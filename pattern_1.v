==> flow/design.v <==
module test_dsp(
    input clk_i,
    input signed [26:0] a_i,
    input signed [17:0] b_i,
    output reg ones_o
);
reg signed [44:0] ab;
parameter [44:0] pd_pattern = 44'b011100100110100101100111;
always @(posedge clk_i) begin
    ab <= a_i * b_i;  
    if (ab == pd_pattern) begin
        ones_o <= 1'b1;  
    end else begin
        ones_o <= 1'b0;  
    end
end
endmodule
# From RTL to reports: test_dsp
# The steps from the RTL of test_dsp to its reports follow in flow order.
# Lines are those of the file above, counted from 1.
# Operators: Yosys type, input widths -> output width; for muxes data width and select width s.
# Library cell names are shortened.
# A cell with n/a has no value.
[setup]
top = "test_dsp"
clock = "clk_i"
library = "sky130hd"
corner = "tt_025C_1v80"

# After elaboration
# Yosys after proc, flatten, opt, wreduce and memory -nomap, before mapping. Enables and synchronous resets that opt folds into registers are not counted as muxes. Memory bits, and registers merged into a memory's read port (data or address), are not among the register bits. Print and check cells are not counted. Equal cells are merged and count once.
[word_totals]
output_inout_bits = 1
in_bits = 46
ff_bits = 46
[classes]
muxes = 1
n_eq = 1
mul = 1
[ops]
columns = ["op", "count"]
rows = [
  ["$mul 27x18->45", 1],
  ["$eq 45x23->1 const B", 1],
  ["$mux 1", 1],
]

# Logic depth
# Depth = most cells in a row (Yosys ltp): at word level without a register or memory, in the mapped netlist without a sequential cell, where the memories' decode and read muxes count.
[logic_depth]
depth_word = 2
ABC_AREA = 0
mapped_depth = 25
depth_no_buf = 23

# Synthesis result
# Source: synth_stat.txt of the flow (Yosys; design flattened, memories mapped). It holds for the ABC_AREA given above (unset counts as 0); a run with the other value may have another netlist.
# The area totals of this step are shown rounded.
[mapped]
sequential_area_um2 = 920
cells = 2028
ff_cells = 46
synth_area_um2 = 18000
[types]
columns = ["type", "count", "area_total_um2"]
rows = [
  ["fa_1", 473, 9.47E+03],
  ["inv_1", 543, 2.04E+03],
  ["ha_1", 111, 1.39E+03],
  ["and2_1", 189, 1.18E+03],
  ["nand2_1", 302, 1.13E+03],
  ["dfxtp_1", 46, 920.883],
  ["clkbuf_1", 87, 326.563],
  ["xnor2_1", 31, 271.51],
  ["a21oi_1", 36, 180.173],
  ["nor2_1", 46, 172.666],
  ["a21o_1", 19, 142.637],
  ["nand2b_1", 14, 87.584],
  ["xor2_1", 8, 70.067],
  ["o21ai_0", 13, 65.062],
  ["nor4_1", 9, 56.304],
  ["a211oi_1", 6, 45.043],
  ["nand3_1", 9, 45.043],
  ["a211oi_4", 2, 40.038],
]
# Not listed: further types 45, cells in them 84.

# Path before layout
# OpenSTA on the mapped netlist: ideal clock, no wires. The path of least setup slack (recovery checks aside). Input and output delay are each 20% of the period. Register names are those of the netlist, which keeps one name where synthesis merged equal registers.
[synth_timing]
kind = "input -> register"
from = "in b_i[5]"
to = "reg ab[41]"
in_delay_ps = 3000
driving_pins = 22
tclk_ps = 15000
path_buffers = 2
slack_ps = 6279
t_required_ps = 14905
t_arrival_ps = 8626
delay_ps = 5721
period_less_setup_slack_ps = 8721
# "delay_ps" = arrival - input delay + setup time.
# "driving_pins" counts driving pins, that of a launching flip-flop among them; a cell with two outputs on the path counts twice.
# "period_less_setup_slack_ps" = period - worst setup slack (recovery checks aside). The figure is calculated, with input and output delays left at 20% of the set period.
# Between the ends stands the longest chain of elaborated cells between them, by number of cells; it is not shown to be the way that was timed. Of several equally long chains one is given.
# Each line given opens the expression or statement behind the cell; cells for indexed reads and writes are added by Yosys, which also makes memories of some case tables.
[synth_via]
cell_sequence = "clkbuf_1 > clkbuf_1 > nand2_1 > fa_1 > inv_1 > fa_1 > inv_1 > fa_1 > inv_1 > fa_1 > fa_1 > inv_1 > fa_1 > inv_1 > ha_1 > a21o_1 > a21o_1 > a21o_1 > or3_4 > a211oi_4 > o31ai_2 > o311ai_1"
elab_chain_cells = 1
[synth_lines]
columns = ["element", "line_no", "source"]
rows = [
  ["from (decl)", 4, "input signed [17:0] b_i,"],
  ["$mul 27x18->45", 10, "ab <= a_i * b_i;"],
  ["to (assign)", 10, ""],
  ["to (decl)", 7, "reg signed [44:0] ab;"],
]

# Path in the finished layout
# From the final timing report of flow run 1: the path of least setup slack in the routed layout; clock arrival at registers is part of the times.
# The path's times are printed in steps of 10 ps; the period is the one set.
[layout_timing]
kind = "input -> register"
from = "in b_i[10]"
to = "reg ab[44]"
slack_ps = 2960
tclk_ps = 11200
path_buffers = 2
driving_pins = 21
t_required_ps = 11370
t_arrival_ps = 8410
in_delay_ps = 2240
# Between the ends stands the longest chain of elaborated cells between them, by number of cells; it is not shown to be the way that was timed. Of several equally long chains one is given.
[layout_via]
cell_sequence = "clkdlybuf4s50_1 > buf_6 > nand2_1 > fa_1 > inv_1 > fa_1 > fa_1 > fa_1 > fa_1 > inv_1 > fa_1 > inv_1 > ha_1 > a21o_1 > a21o_1 > a21o_1 > a311o_1 > o2111ai_2 > a21o_1 > mux2i_1 > nand4_1"
elab_chain_cells = 1
[layout_lines]
columns = ["element", "line_no", "source"]
rows = [
  ["from (decl)", 4, "input signed [17:0] b_i,"],
  ["$mul 27x18->45", 10, "ab <= a_i * b_i;"],
  ["to (assign)", 10, ""],
  ["to (decl)", 7, "reg signed [44:0] ab;"],
]

# Record of 2 stored runs of the RTL-to-layout flow on test_dsp, platform sky130hd. The runs are unordered. Constraints: input delay and output delay 20% of the set period each, output load 0.01 pF.
# "achievedPeriod_ps" is the run's clock period less its worst setup slack. It is reckoned from that one timing run; input and output delays stay at 20% of the period that was set.
# By "worst_path_allowed_less_slack_ps" is meant the share of the clock period that the worst setup path is allowed (20% is reserved at inputs, 20% at outputs), minus its slack. Clock arrival times at its registers enter into it.
# "worst_path_allowed_less_slack_ps" is given in steps of 10 ps.
# Values from the reports are rounded here.

[[run]]
name = "flow run 1"
[run.settings]
period_ns = 11.2
CORE_UTILIZATION = 16
SETUP_SLACK_MARGIN = 2.65
PLACE_DENSITY = 0.7
CELL_PAD_IN_SITES_GLOBAL_PLACEMENT = 3
CELL_PAD_IN_SITES_DETAIL_PLACEMENT = 2
TNS_END_PERCENT = 85
GPL_ROUTABILITY_DRIVEN = 1
CTS_CLUSTER_DIAMETER = 143
CAP_MARGIN = 40
CORE_MARGIN = 2
SLEW_MARGIN = 20
[run.results]
dieArea_um2 = 120000
synth_area_um2 = 18000
ws_setup_ps = 3000
achievedPeriod_ps = 8242
setupTns_ps = 0
finish.utilization_pct = 19
worst_path_allowed_less_slack_ps = 6000
timing.worst_path_kind = "input -> register"
stdcell_area_um2 = 21000

[[run]]
name = "flow run 2"
[run.settings]
period_ns = 7.5
CORE_UTILIZATION = 55
SETUP_SLACK_MARGIN = 0.44
PLACE_DENSITY_LB_ADDON = 0.2
CORE_ASPECT_RATIO = 0.71
GPL_TIMING_DRIVEN = 1
GPL_ROUTABILITY_DRIVEN = 0
SLEW_MARGIN = 0
MIN_ROUTING_LAYER = "met1"
CAP_MARGIN = 20
CORE_MARGIN = 2
[run.results]
dieArea_um2 = 35000
synth_area_um2 = 18000
ws_setup_ps = 530
achievedPeriod_ps = 6969
setupTns_ps = 0
finish.utilization_pct = 69
worst_path_allowed_less_slack_ps = 5470
timing.worst_path_kind = "input -> register"
stdcell_area_um2 = 23000
